==> flow/design.v <==
module hamFix(clock, ham, fixed);
    input  clock;
    input  [15:1] ham;
    output [15:1] fixed;
    reg [15:1] fixedAsync, fixed_r;
    assign fixed = fixed_r;
    wire p1, p2, p4, p8;
    wire [3:0] syndrome;
    assign syndrome = {p8, p4, p2, p1};
    assign p1 = ham[1];
    assign p2 = ham[2];
    assign p4 = ham[4];
    assign p8 = ham[8];
    always @* begin                  
        fixedAsync = ham;
        if (syndrome != 4'b0000)                     
            fixedAsync[syndrome] = ~ham[syndrome];   
    end
    always @(posedge clock) begin    
        fixed_r <= fixedAsync;
    end
endmodule
**Step by step through the tools: hamFix**

Tool output for the design above, in the order of the flow.
Lines are those of the file above, counted from 1.
Operators: Yosys type, input widths -> output width; for muxes data width and select width s.
Cell names lack the library's common part.
The mark - stands for no value.

- Top module: hamFix
- Clock: clock
- Cell library: sky130hd
- Timing corner: tt_025C_1v80

**Word level**

Counts by Yosys on the flattened word-level netlist (proc, flatten, opt, wreduce; memories kept). Register bits leave out memories and registers merged into their read ports (data or address); mux counts leave out enables and synchronous resets folded into registers. Print and check cells are left out.

- Output and inout bits: 15
- Input bits: 16
- Register bits: 15
- RAM bits: 0
- Latch bits: 0
- Memory cells: 0
- Word width x clocked read ports: 0
- Bits in read-only memories: 0
- Cells after elaboration: 13

- Reductions and logical operators: 1
- Bitwise logic cells: 4
- Mux-type cells: 1
- Order comparisons: 0
- Equal/unequal tests: 0
- Shift operators: 3
- Div/mod/pow operators: 0
- Multipliers: 0
- Add/subtract/negate cells: 3

Operators by type and width:

| cell | number |
|---|---|
| $shift 1x32->15 | 1 |
| $shift 1x32->15 const A | 1 |
| $neg 5->32 | 1 |
| $and 15x15->15 | 1 |
| $or 15x15->15 | 1 |
| $shiftx 15x5->1 | 1 |
| $not 15->15 | 1 |
| $mux 15 | 1 |
| $sub 4x1->5 const B | 2 |
| $reduce_bool 4->1 | 1 |
| $not 1->1 | 1 |

**Depth**

Depth = most cells in a row (Yosys ltp): at word level without a register or memory, in the mapped netlist without a sequential cell, where the memories' decode and read muxes count.

- Word-level depth: 7
- ABC_AREA: 0
- Mapped depth: 14
- Mapped depth without buffers: 12

**Synthesis result**

The flow's flattened synthesis, as Yosys stat reports it; memories are mapped. The netlist is that of the ABC_AREA named above (0 if unset); the other value can give another one.

Cell types:

| cell type | number | area in all (um^2) |
|---|---|---|
| dfxtp_1 | 15 | 300.288 |
| ha_1 | 11 | 137.632 |
| mux2i_1 | 8 | 80.077 |
| o31ai_1 | 10 | 75.072 |
| o21ai_0 | 14 | 70.067 |
| nand2_1 | 16 | 60.058 |
| nor2_1 | 12 | 45.043 |
| inv_1 | 9 | 33.782 |
| xnor2_1 | 3 | 26.275 |
| nand4_1 | 4 | 25.024 |
| buf_6 | 2 | 22.522 |
| a21oi_1 | 4 | 20.019 |
| buf_2 | 4 | 20.019 |
| nor3_1 | 4 | 20.019 |
| nor4bb_1 | 2 | 20.019 |
| nor4b_1 | 2 | 17.517 |
| xor2_1 | 2 | 17.517 |
| xnor2_2 | 1 | 16.266 |

Not listed: further types 26, cells in them 32.

- Buffers: 8
- Cell count: 155
- Mapped area: 1,262.5 um^2
- Flip-flop cells: 15

**Timing after synthesis**

Source: OpenSTA report_checks on the synthesized netlist (no wires, ideal clock, input and output delay 20% of the period each), path of least setup slack; recovery checks are left aside. Register names are those of the netlist, which keeps one name where synthesis merged equal registers.

- Kind: input to register
- Start: in ham[1]
- End: reg fixed_r[3]
- Launch time at the first pin: 0.710 ns
- Stages: 12
- Data required time: 3.463 ns
- Delay of the path: 2.884 ns
- Period: 3.55 ns
- Arrival time: 3.507 ns
- Path slack: -0.044 ns
- Synthesis period reached: 3.594 ns

"delay of the path" = arrival - input delay + setup time.
"stages": output pins that drive a net of the path, with the launching flip-flop's if there is one; two outputs of one cell count as two.
"synthesis period reached" = period - worst setup slack (recovery checks aside). The figure is calculated, with input and output delays left at 20% of the set period.
The rows between start and end are the longest chain of elaborated cells between them; the timing report does not say that the signal goes this way. Where chains are equally long, one stands for them.
A line is the first line of the expression or statement that the cell stems from. Yosys adds cells for indexed reads and writes and turns some case tables into memories.

- Cell sequence: buf_4 inv_1 ha_1 buf_2 inv_1 or3_1 inv_1 ha_1 nor4bb_1 nand4_1 or4_1 o31ai_1
- Length of the longest elaborated chain: 7

Ends and longest elaborated chain, after synthesis:

| what | line | text |
|---|---|---|
| start, declared | 3 | `input  [15:1] ham;` |
| $sub 4x1->5 | 17 | `fixedAsync[syndrome] = ~ham[syndrome];` |
| $neg 5->32 | 17 |  |
| $shift 1x32->15 | 17 |  |
| $not 15->15 | 17 |  |
| $and 15x15->15 | 17 |  |
| $or 15x15->15 | 17 |  |
| $mux 15 | 16 | `if (syndrome != 4'b0000)` |
| end, assigned | 20 | `fixed_r <= fixedAsync;` |
| end, declared | 5 | `reg [15:1] fixedAsync, fixed_r;` |

**Path in the finished layout**

Path of least setup slack in the final report of record 1 (OpenROAD, finished layout, wires in). Where an end is a register, its clock arrival counts in the times.

- Kind: input to register
- Start: in ham[1]
- End: reg fixed_r[11]
- Arrival time: 3.21 ns
- Period: 3.97 ns
- Data required time: 4.17 ns
- Launch time at the first pin: 0.79 ns
- Stages: 12
- Path slack: 0.96 ns

The rows between start and end are the longest chain of elaborated cells between them; the timing report does not say that the signal goes this way. Where chains are equally long, one stands for them.

- Cell sequence: buf_12 clkinv_8 ha_4 buf_6 buf_6 o32ai_4 nand2_2 ha_4 nor4bb_4 nand4_1 or4_4 o31ai_2
- Length of the longest elaborated chain: 7

Ends and longest elaborated chain, post-layout:

| what | line | text |
|---|---|---|
| start, declared | 3 | `input  [15:1] ham;` |
| $sub 4x1->5 | 17 | `fixedAsync[syndrome] = ~ham[syndrome];` |
| $neg 5->32 | 17 |  |
| $shift 1x32->15 | 17 |  |
| $not 15->15 | 17 |  |
| $and 15x15->15 | 17 |  |
| $or 15x15->15 | 17 |  |
| $mux 15 | 16 | `if (syndrome != 4'b0000)` |
| end, assigned | 20 | `fixed_r <= fixedAsync;` |
| end, declared | 5 | `reg [15:1] fixedAsync, fixed_r;` |

Wiki page: hamFix / flow data

Module hamFix, platform sky130hd: 2 stored runs of the flow (Yosys, OpenROAD) with differing settings, in no particular order. Input and output delays are each 20% of the period that was set; the output load is 0.01 pF.
"time on the worst setup path": the worst setup path's part of the clock period (all of it between registers, 20% less for each end at a port) less its slack. A launch clock that arrives late makes it longer, a capture clock that arrives late makes it shorter.
A setting shown as n/a is not set for that run.

| name | record 1 | record 2 |
|---|---|---|
| period_ns | 3.97 | 4.17 |
| SETUP_SLACK_MARGIN | 1.07 | 1.06 |
| CAP_MARGIN | 20 | 5 |
| CORE_MARGIN | 2 | 2 |
| CORE_UTILIZATION | 40 | 34 |
| SLEW_MARGIN | 20 | 20 |
| CORE_ASPECT_RATIO | n/a | 0.52 |
| CELL_PAD_IN_SITES_GLOBAL_PLACEMENT | n/a | 2 |
| CTS_CLUSTER_SIZE | n/a | 94 |
| MIN_ROUTING_LAYER | n/a | met2 |
| Yosys chip area after synthesis (um^2) | 1,262.5 | 1,262.5 |
| full die area (um^2) | 3,621.6 | 4,242.7 |
| standard-cell area of the final layout (um^2) | 2,108.3 | 2,054.5 |
| utilization (%) | 69.6 | 59.8 |
| setup slack of the worst path (ns) | 0.955 | 1.034 |
| time on the worst setup path (ns) | 2.22 | 2.30 |
| worst path kind | input to register | input to register |
